==> flow/design.v <==
module sp_ram
  #(
    parameter ADDR_WIDTH = 8,
    parameter DATA_WIDTH = 32,
    parameter NUM_WORDS  = 256
  )(
    input  logic                    clk,
    input  logic                    en_i,
    input  logic [ADDR_WIDTH-1:0]   addr_i,
    input  logic [DATA_WIDTH-1:0]   wdata_i,
    output logic [DATA_WIDTH-1:0]   rdata_o,
    input  logic                    we_i,
    input  logic [DATA_WIDTH/8-1:0] be_i
  );
  localparam words = NUM_WORDS/(DATA_WIDTH/8);
  logic [DATA_WIDTH/8-1:0][7:0] mem[words];
  logic [DATA_WIDTH/8-1:0][7:0] wdata;
  logic [ADDR_WIDTH-1-$clog2(DATA_WIDTH/8):0] addr;
  integer i;
  assign addr = addr_i[ADDR_WIDTH-1:$clog2(DATA_WIDTH/8)];
  always @(posedge clk)
  begin
    if (en_i && we_i)
    begin
      for (i = 0; i < DATA_WIDTH/8; i++) begin
        if (be_i[i])
          mem[addr][i] <= wdata[i];
      end
    end
    rdata_o <= mem[addr];
  end
  genvar w;
  generate for(w = 0; w < DATA_WIDTH/8; w++)
    begin
      assign wdata[w] = wdata_i[(w+1)*8-1:w*8];
    end
  endgenerate
endmodule
**Reports on sp_ram**

What the tools print for sp_ram, step after step.
Lines are those of the file above, counted from 1.
Library cell names are shortened.
Not given: --

- Top module: sp_ram
- Clock input: clk
- Library: sky130hd
- Library corner: tt_025C_1v80

**After elaboration**

Yosys after proc, flatten, opt, wreduce and memory -nomap, before mapping. Enables and synchronous resets that opt folds into registers are not counted as muxes. Memory bits, and registers merged into a memory's read port (data or address), are not among the register bits. Print and check cells are not counted. Equal cells are merged and count once.
Yosys's memory passes give these memory sizes; they may raise the number of words (mostly to a power of two), join words into wider ones and drop unused or constant bits.

- Mux-type cells: 16
- Reduce/logical cells: 1

Operators by type and width:

| operator | count |
|---|---|
| 32-bit 2-to-1 mux | 8 |
| 1-bit 2-to-1 mux | 8 |
| 1-bit logical AND | 1 |

- Bits in registers: 0
- Word width x clocked read ports: 32
- Memory cells: 1
- Word-level cells: 18
- Memory bits (writable): 2,048
- Output and inout bits: 32

Memories:

| name | depth | width | rd ports | wr ports | line | source |
|---|---|---|---|---|---|---|
| mem | 64 | 32 | 1 | 1 | 16 | `logic [DATA_WIDTH/8-1:0][7:0] mem[words];` |

**Depth**

Yosys ltp: most cells in a row. Word level: on the elaborated netlist, between registers, memories and ports. Mapped: between sequential cells and ports; inverters and the memories' decode and read muxes count.

- Depth in word-level cells: 2
- ABC_AREA: 0
- Depth in mapped cells: 11
- Gate-level depth less buffers: 6

**After synthesis**

Source: synth_stat.txt of the flow (Yosys; design flattened, memories mapped). It holds for the ABC_AREA given above (unset counts as 0); a run with the other value may have another netlist.
The area totals of this step are shown rounded.

- Flip-flops: 2,080
- Synthesis area: 80,000 um^2
- Standard cells after synthesis: 4,596

Cell types:

| type | count | total area (um^2) |
|---|---|---|
| edfxtp_1 | 2,048 | 6.15E+04 |
| mux2i_1 | 287 | 2.87E+03 |
| a22oi_1 | 281 | 2.11E+03 |
| a221oi_1 | 178 | 1.56E+03 |
| nor2_1 | 401 | 1.51E+03 |
| mux4_2 | 66 | 1.49E+03 |
| mux2_2 | 114 | 1.28E+03 |
| a21oi_1 | 182 | 910.874 |
| o22ai_1 | 113 | 706.928 |
| dfxtp_1 | 32 | 640.614 |
| buf_2 | 115 | 575.552 |
| o21ai_0 | 100 | 500.48 |
| clkbuf_1 | 128 | 480.461 |
| nand2_1 | 127 | 476.707 |
| a31oi_1 | 54 | 337.824 |
| o221ai_1 | 36 | 315.302 |
| buf_6 | 25 | 281.52 |
| a22o_1 | 29 | 253.994 |

Other cell types: 42; their cells: 280.

**Path before layout**

OpenSTA on the mapped netlist: ideal clock, no wires. The path of least setup slack (recovery checks aside). Input and output delay are each 20% of the period. Register names are those of the netlist, which keeps one name where synthesis merged equal registers.

- Kind: input -> register
- Start: in addr_i[6]
- End: mem mem[33]
- Path slack: 0.120 ns
- Period: 2.68 ns
- Required time: 2.310 ns
- Arrival: 2.190 ns
- Delay of the path: 2.024 ns
- Stages: 6
- Path buffers: 3
- Period reached after synthesis: 2.56 ns

"delay of the path" = arrival - input delay + setup time.
"stages" counts driving pins, that of a launching flip-flop among them; a cell with two outputs on the path counts twice.
"period reached after synthesis" = period - worst setup slack (recovery checks aside). The figure is calculated, with input and output delays left at 20% of the set period.
An end named without its bit number is one bit of that signal or, where synthesis recoded a state register, one of its new flip-flops.

- Cell sequence: clkbuf_1 clkbuf_1 nor3_1 buf_2 nand2_1 nor2_1

Ends and longest elaborated chain, post-synthesis:

| what | line | source |
|---|---|---|
| from (decl) | 9 | `input  logic [ADDR_WIDTH-1:0]   addr_i,` |
| to (decl) | 16 | `logic [DATA_WIDTH/8-1:0][7:0] mem[words];` |

No chain of elaborated cells between the ends is given.

**Timing after layout**

Path of least setup slack in the final report of entry A (OpenROAD, finished layout, wires in). Where an end is a register, its clock arrival counts in the times.

- Kind: input -> register
- Start: in addr_i[6]
- End: reg rdata_o[20]
- Arrival: 3.21 ns
- Path slack: 0.25 ns
- Stages: 9
- Period: 2.71 ns
- Path buffers: 3
- Required time: 3.46 ns

- Cell sequence: clkdlybuf4s50_1 buf_4 nand3b_1 nor2_2 a22oi_1 o21ai_0 a21oi_1 buf_4 nand4_1

Ends and longest elaborated chain, after layout:

| what | line | source |
|---|---|---|
| from (decl) | 9 | `input  logic [ADDR_WIDTH-1:0]   addr_i,` |
| to (decl) | 11 | `output logic [DATA_WIDTH-1:0]   rdata_o,` |

No chain of elaborated cells between the ends is given.

Data sheet: physical implementation of sp_ram

2 stored runs of sp_ram in the flow (synthesis by Yosys, layout by OpenROAD, sky130hd cells), in arbitrary order. Constraints: input delay and output delay 20% of the set period each, output load 0.01 pF.
"period reached" means the clock period less the worst setup slack. The figure is calculated, with input and output delays left at 20% of the set period.
"critical setup path time" = time allowed to the worst setup path (clock period - input delay - output delay, where it has them) - its slack; a late launch clock adds to it, a late capture clock takes from it.
"total power after layout" rests on the timing tool's default activity at the inputs, not on a simulated workload.
The measured numbers are rounded.

### Entry A

==> flow/run.sh <==
#!/bin/bash
# the make line also repeats the synthesis and layout settings of config.mk as NAME=value (left out here)
make -C /OpenROAD-flow-scripts/flow DESIGN_CONFIG=/design/flow/config.mk WORK_HOME=/design/flow/orfs CLKGATE_MAP_FILE= finish
==> flow/config.mk <==
export PLATFORM = sky130hd
export DESIGN_NAME = sp_ram
export DESIGN_NICKNAME = sp_ram
export VERILOG_FILES = /design/flow/design.v
export SDC_FILE = /design/flow/constraint.sdc
export NUM_CORES = 4
export LEC_CHECK = 0
export CAP_MARGIN = 10
export CORE_MARGIN = 5
export CORE_UTILIZATION = 65
export GPL_ROUTABILITY_DRIVEN = 1
export GPL_TIMING_DRIVEN = 1
export MAX_ROUTING_LAYER = met5
export PLACE_DENSITY_LB_ADDON = 0.02
export SETUP_SLACK_MARGIN = 0.26
export SLEW_MARGIN = 20
==> flow/constraint.sdc <==
create_clock -name core_clock -period 2.71 [get_ports {clk}]
set_input_delay 0.5420 -clock core_clock [delete_from_list [all_inputs] [get_ports {clk}]]
set_output_delay 0.5420 -clock core_clock [all_outputs]
set_load 0.01 [all_outputs]

Results of entry A:
- Critical setup path time: 1.92 ns
- Critical path kind: input -> register
- Chip area after synthesis (Yosys): 80,000 um^2
- Total power after layout: 67,000 uW
- Worst-case hold slack: 0.097 ns
- Post-layout utilization: 0.78
- Period reached: 2.462 ns
- Standard-cell area after layout: 95,000 um^2
- Worst setup slack after layout: 0.25 ns
- Die area: 130,000 um^2
- Setup total negative slack: 0.000 ns

### Entry B

==> flow/run.sh <==
#!/bin/bash
# the make line also repeats the synthesis and layout settings of config.mk as NAME=value (left out here)
make -C /OpenROAD-flow-scripts/flow DESIGN_CONFIG=/design/flow/config.mk WORK_HOME=/design/flow/orfs CLKGATE_MAP_FILE= finish
==> flow/config.mk <==
export PLATFORM = sky130hd
export DESIGN_NAME = sp_ram
export DESIGN_NICKNAME = sp_ram
export VERILOG_FILES = /design/flow/design.v
export SDC_FILE = /design/flow/constraint.sdc
export NUM_CORES = 4
export LEC_CHECK = 0
export CAP_MARGIN = 20
export CORE_MARGIN = 2
export CORE_UTILIZATION = 40
export SETUP_SLACK_MARGIN = 0.63
export SLEW_MARGIN = 20
==> flow/constraint.sdc <==
create_clock -name core_clock -period 2.71 [get_ports {clk}]
set_input_delay 0.5420 -clock core_clock [delete_from_list [all_inputs] [get_ports {clk}]]
set_output_delay 0.5420 -clock core_clock [all_outputs]
set_load 0.01 [all_outputs]

Results of entry B:
- Critical setup path time: 1.60 ns
- Critical path kind: input -> register
- Chip area after synthesis (Yosys): 80,000 um^2
- Total power after layout: 69,000 uW
- Worst-case hold slack: 0.11 ns
- Post-layout utilization: 0.52
- Period reached: 2.143 ns
- Standard-cell area after layout: 100,000 um^2
- Worst setup slack after layout: 0.57 ns
- Die area: 200,000 um^2
- Setup total negative slack: 0.000 ns
